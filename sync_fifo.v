==> flow/design.v <==
module sync_fifo
    (
    input clk,
    input rst_n,
    input wr_en_i,
    input [7:0]data_i,
    output full_o,
    input rd_en_i,
    output reg [7:0]data_o,
    output empty_o );
    parameter DEPTH = 8;
    reg [7:0]mem [0:DEPTH-1];
    reg [2:0]wr_ptr;    
    reg [2:0] rd_ptr;   
    reg [3:0]count;     
    assign full_o  = (count == DEPTH);
    assign empty_o = (count == 0);
    always @(posedge clk or negedge rst_n)begin
        if(!rst_n)begin
            wr_ptr <= 3'd0;
        end
        else begin
            if(wr_en_i && !full_o)begin
                mem[wr_ptr] <= data_i;
                wr_ptr <= wr_ptr + 1;
            end
        end
    end
    always @(posedge clk or negedge rst_n)begin
        if(!rst_n)begin
            rd_ptr <= 3'd0;
        end
        else begin
            if(rd_en_i && !empty_o)begin
                data_o <= mem[rd_ptr];
                rd_ptr <= rd_ptr + 1;
            end
        end
    end
    always @(posedge clk or negedge rst_n)begin
        if(!rst_n)begin
            count <= 4'd0;
        end
        else begin
            case({(wr_en_i && !full_o), (rd_en_i && !empty_o)})
            2'b10: count <= count + 1;
            2'b01: count <= count - 1;
            2'b11: count <= count;
            2'b00: count <= count;
            default: count <= count;
            endcase
        end
    end
endmodule
### From RTL to reports: sync_fifo

The steps from the RTL of sync_fifo to its reports follow in flow order.
Line numbers count from 1 in the design file above.
Operators carry their Yosys type and port widths (W data, S select, Z words).
Cell names lack the library's common part.
A cell with -- has no value.

* top: sync_fifo
* clock port: clk
* standard-cell library: sky130hd
* corner: tt_025C_1v80

### After elaboration

Yosys after proc, flatten, opt, wreduce and memory -nomap, before mapping. Print and check cells are not counted. Equal cells are merged and count once.

* $add $sub $neg: 4
* equality and inequality tests: 18
* muxes and demuxes: 2
* reduce/logical cells: 18

Operators by type and width (count)
* $pmux W8 S8: 1
* $eq A3 B3 Y1 const B: 8
* $reduce_and A3 Y1: 8
* $eq A3 B2 Y1 const B: 4
* $pmux W4 S2: 1
* $add A3 B1 Y3 const B: 2
* $eq A3 B1 Y1 const B: 2
* $logic_not A3 Y1: 2
* $eq A2 B2 Y1 const B: 2
* $add A4 B1 Y4 const B: 1
* $sub A4 B1 Y4 const B: 1
* $eq A4 B4 Y1 const B: 1
* $logic_not A4 Y1: 1
* $logic_and A1 B1 Y1: 2
* $logic_not A1 Y1: 2
* $eq A2 B1 Y1 const B: 1
* $logic_not A2 Y1: 1
* $reduce_and A2 Y1: 1
* $reduce_or A2 Y1: 1

* flip-flop bits (word level): 82
* input bits: 12
* output and inout port bits: 10
* elaborated cells: 54

### Logic depth

Yosys ltp: most cells in a row. Word level: on the elaborated netlist, between registers, memories and ports. Mapped: between sequential cells and ports; inverters and the memories' decode and read muxes count.

* depth after elaboration: 5
* ABC_AREA: 0
* gate-level depth with buffers: 9
* mapped depth without buffers: 9

### Synthesis result

The flow's flattened synthesis, as Yosys stat reports it; memories are mapped. The netlist is that of the ABC_AREA named above (0 if unset); the other value can give another one.
Totals and module areas in this step are rounded.

Cells by type
* edfxtp_1: count 72, area in all 2.16E+03 sq um
* dfrtp_1: count 10, area in all 250.24 sq um
* ha_1: count 15, area in all 187.68 sq um
* a221oi_1: count 10, area in all 87.584 sq um
* a222oi_1: count 8, area in all 80.077 sq um
* mux2_2: count 6, area in all 67.565 sq um
* and3_1: count 8, area in all 50.048 sq um
* inv_1: count 11, area in all 41.29 sq um
* o21ai_0: count 8, area in all 40.038 sq um
* nand2_1: count 10, area in all 37.536 sq um
* mux2_4: count 2, area in all 30.029 sq um
* a22o_1: count 3, area in all 26.275 sq um
* a41oi_1: count 3, area in all 26.275 sq um
* xnor2_1: count 3, area in all 26.275 sq um
* and2_1: count 4, area in all 25.024 sq um
* nor2_1: count 6, area in all 22.522 sq um
* a21oi_1: count 4, area in all 20.019 sq um
* buf_2: count 4, area in all 20.019 sq um

Other cell types: 16; their cells: 20.

* cells in the netlist: 207
* chip area (Yosys): 3400 sq um
* area of sequential cells: 2400 sq um
* flip-flops: 82
* buffer cells: 8

### Worst setup path after synthesis

OpenSTA on the mapped netlist: ideal clock, no wires. The path of least setup slack (recovery checks aside). Input and output delay are each 20% of the period. Register names are those of the netlist, which keeps one name where synthesis merged equal registers.

* path kind: register to register
* start point: register count[1]
* end point: register count[3]
* period: 2.92 ns
* setup time: 0.126 ns
* time at the first pin: 0.000 ns
* arrival time: 2.607 ns
* required time: 2.794 ns
* slack: 0.187 ns
* path delay: 2.733 ns
* driving pins on the path: 10
* path buffers: 0
* synthesis period reached: 2.733 ns

"path delay" = arrival - input delay + setup time.
"driving pins on the path": output pins that drive a net of the path, with the launching flip-flop's if there is one; two outputs of one cell count as two.
"synthesis period reached" = period - worst setup slack (recovery checks aside). The figure is calculated, with input and output delays left at 20% of the set period.
Between the ends stands the longest chain of elaborated cells between them, by number of cells; it is not shown to be the way that was timed. Of several equally long chains one is given.
Each line given opens the expression or statement behind the cell; cells for indexed reads and writes are added by Yosys, which also makes memories of some case tables.
A register here has more assigning lines than the two given.

* cell sequence: dfrtp_1 nor4_1 nand2b_1 inv_1 ha_1 ha_1 a21o_1 a2111oi_2 a31oi_1 a311o_1
* cells in the longest elaborated chain: 5
* elaborated cells on any way between the ends: 14
* classes of those cells: add/sub: 2; eq/ne: 4; mux: 1; reduce/logical: 7

Ends and longest elaborated chain, after synthesis
* from (decl): line 15 `reg [3:0]count;`
* from (assign): line 46 `2'b10: count <= count + 1;`
* from (assign): line 47 `2'b01: count <= count - 1;`
* $logic_not A4 Y1: line 17 `assign empty_o = (count == 0);`
* $logic_not A1 Y1: line 45 `case({(wr_en_i && !full_o), (rd_en_i && !empty_o)})`
* $logic_and A1 B1 Y1: line 45
* $eq A2 B1 Y1: line 45
* $pmux W4 S2: line 45
* to (assign): line 46
* to (assign): line 47
* to (decl): line 15

Some nets on the timed path still bear RTL names; the line given drives or declares the net.

Nets with RTL names, path after synthesis (line)
* empty_o: 17

### Timing after layout

From the final timing report of run A: the path of least setup slack in the routed layout; clock arrival at registers is part of the times.

* path kind: register to register
* start point: register count[2]
* end point: register count[3]
* period: 2.15 ns
* setup time: 0.11 ns
* time at the first pin: 0.35 ns
* arrival time: 2.60 ns
* required time: 2.39 ns
* slack: -0.21 ns
* driving pins on the path: 11
* path buffers: 1

Between the ends stands the longest chain of elaborated cells between them, by number of cells; it is not shown to be the way that was timed. Of several equally long chains one is given.
A register here has more assigning lines than the two given.

* cell sequence: dfrtp_1 nor4_4 nand2b_4 inv_4 ha_4 ha_4 a21o_1 buf_4 a21oi_4 nor4_1 a311o_1
* cells in the longest elaborated chain: 5
* elaborated cells on any way between the ends: 14
* classes of those cells: add/sub: 2; eq/ne: 4; mux: 1; reduce/logical: 7

Ends and longest elaborated chain, after layout
* from (decl): line 15 `reg [3:0]count;`
* from (assign): line 46 `2'b10: count <= count + 1;`
* from (assign): line 47 `2'b01: count <= count - 1;`
* $logic_not A4 Y1: line 17 `assign empty_o = (count == 0);`
* $logic_not A1 Y1: line 45 `case({(wr_en_i && !full_o), (rd_en_i && !empty_o)})`
* $logic_and A1 B1 Y1: line 45
* $eq A2 B1 Y1: line 45
* $pmux W4 S2: line 45
* to (assign): line 46
* to (assign): line 47
* to (decl): line 15

Top module sync_fifo; platform sky130hd; tools Yosys and OpenROAD; 2 stored runs in no particular order. Input and output delays are each 20% of the period that was set; the output load is 0.01 pF.
"period achieved" is the run's clock period less its worst setup slack. It is reckoned from that one timing run; input and output delays stay at 20% of the period that was set.
"allowed time less slack (worst setup path)" is the time allowed to the run's worst setup path (the clock period less input and output delay, where it has them) less its slack. Clock arrival times count: a late capture clock shortens it, a late launch clock lengthens it.
"total power after layout": no workload was simulated; the value follows from the tool's default switching activity.
Measured values are rounded.

### Run A

Settings: `period_ns=2.15`, `CORE_UTILIZATION=33`, `SETUP_SLACK_MARGIN=0.16`, `PLACE_DENSITY_LB_ADDON=0.25`, `CELL_PAD_IN_SITES_GLOBAL_PLACEMENT=1`, `CELL_PAD_IN_SITES_DETAIL_PLACEMENT=1`, `TNS_END_PERCENT=5`, `CTS_CLUSTER_SIZE=97`, `CTS_CLUSTER_DIAMETER=87`, `CAP_MARGIN=5`, `MIN_ROUTING_LAYER=met1`, `CORE_MARGIN=2`, `SLEW_MARGIN=20`

- Mapped cell area after synthesis: 3400 sq um
- Full die area: 11000 sq um
- Standard-cell area after routing: 4400 sq um
- Utilization in the final report: 0.45
- Lowest setup slack: -0.21 ns
- Summed negative setup slack: -0.26 ns
- Total power after layout: 5.7 mW
- Period achieved: 2.357 ns
- Allowed time less slack (worst setup path): 2.36 ns
- Kind of the worst setup path: register to register

### Run B

Settings: `period_ns=5.12`, `CORE_UTILIZATION=64`, `SETUP_SLACK_MARGIN=0.65`, `PLACE_DENSITY_LB_ADDON=0.13`, `CORE_MARGIN=10`, `CELL_PAD_IN_SITES_DETAIL_PLACEMENT=2`, `CAP_MARGIN=0`, `MAX_ROUTING_LAYER=met4`, `SLEW_MARGIN=20`

Did not finish, placement stopped with DPL-0033.
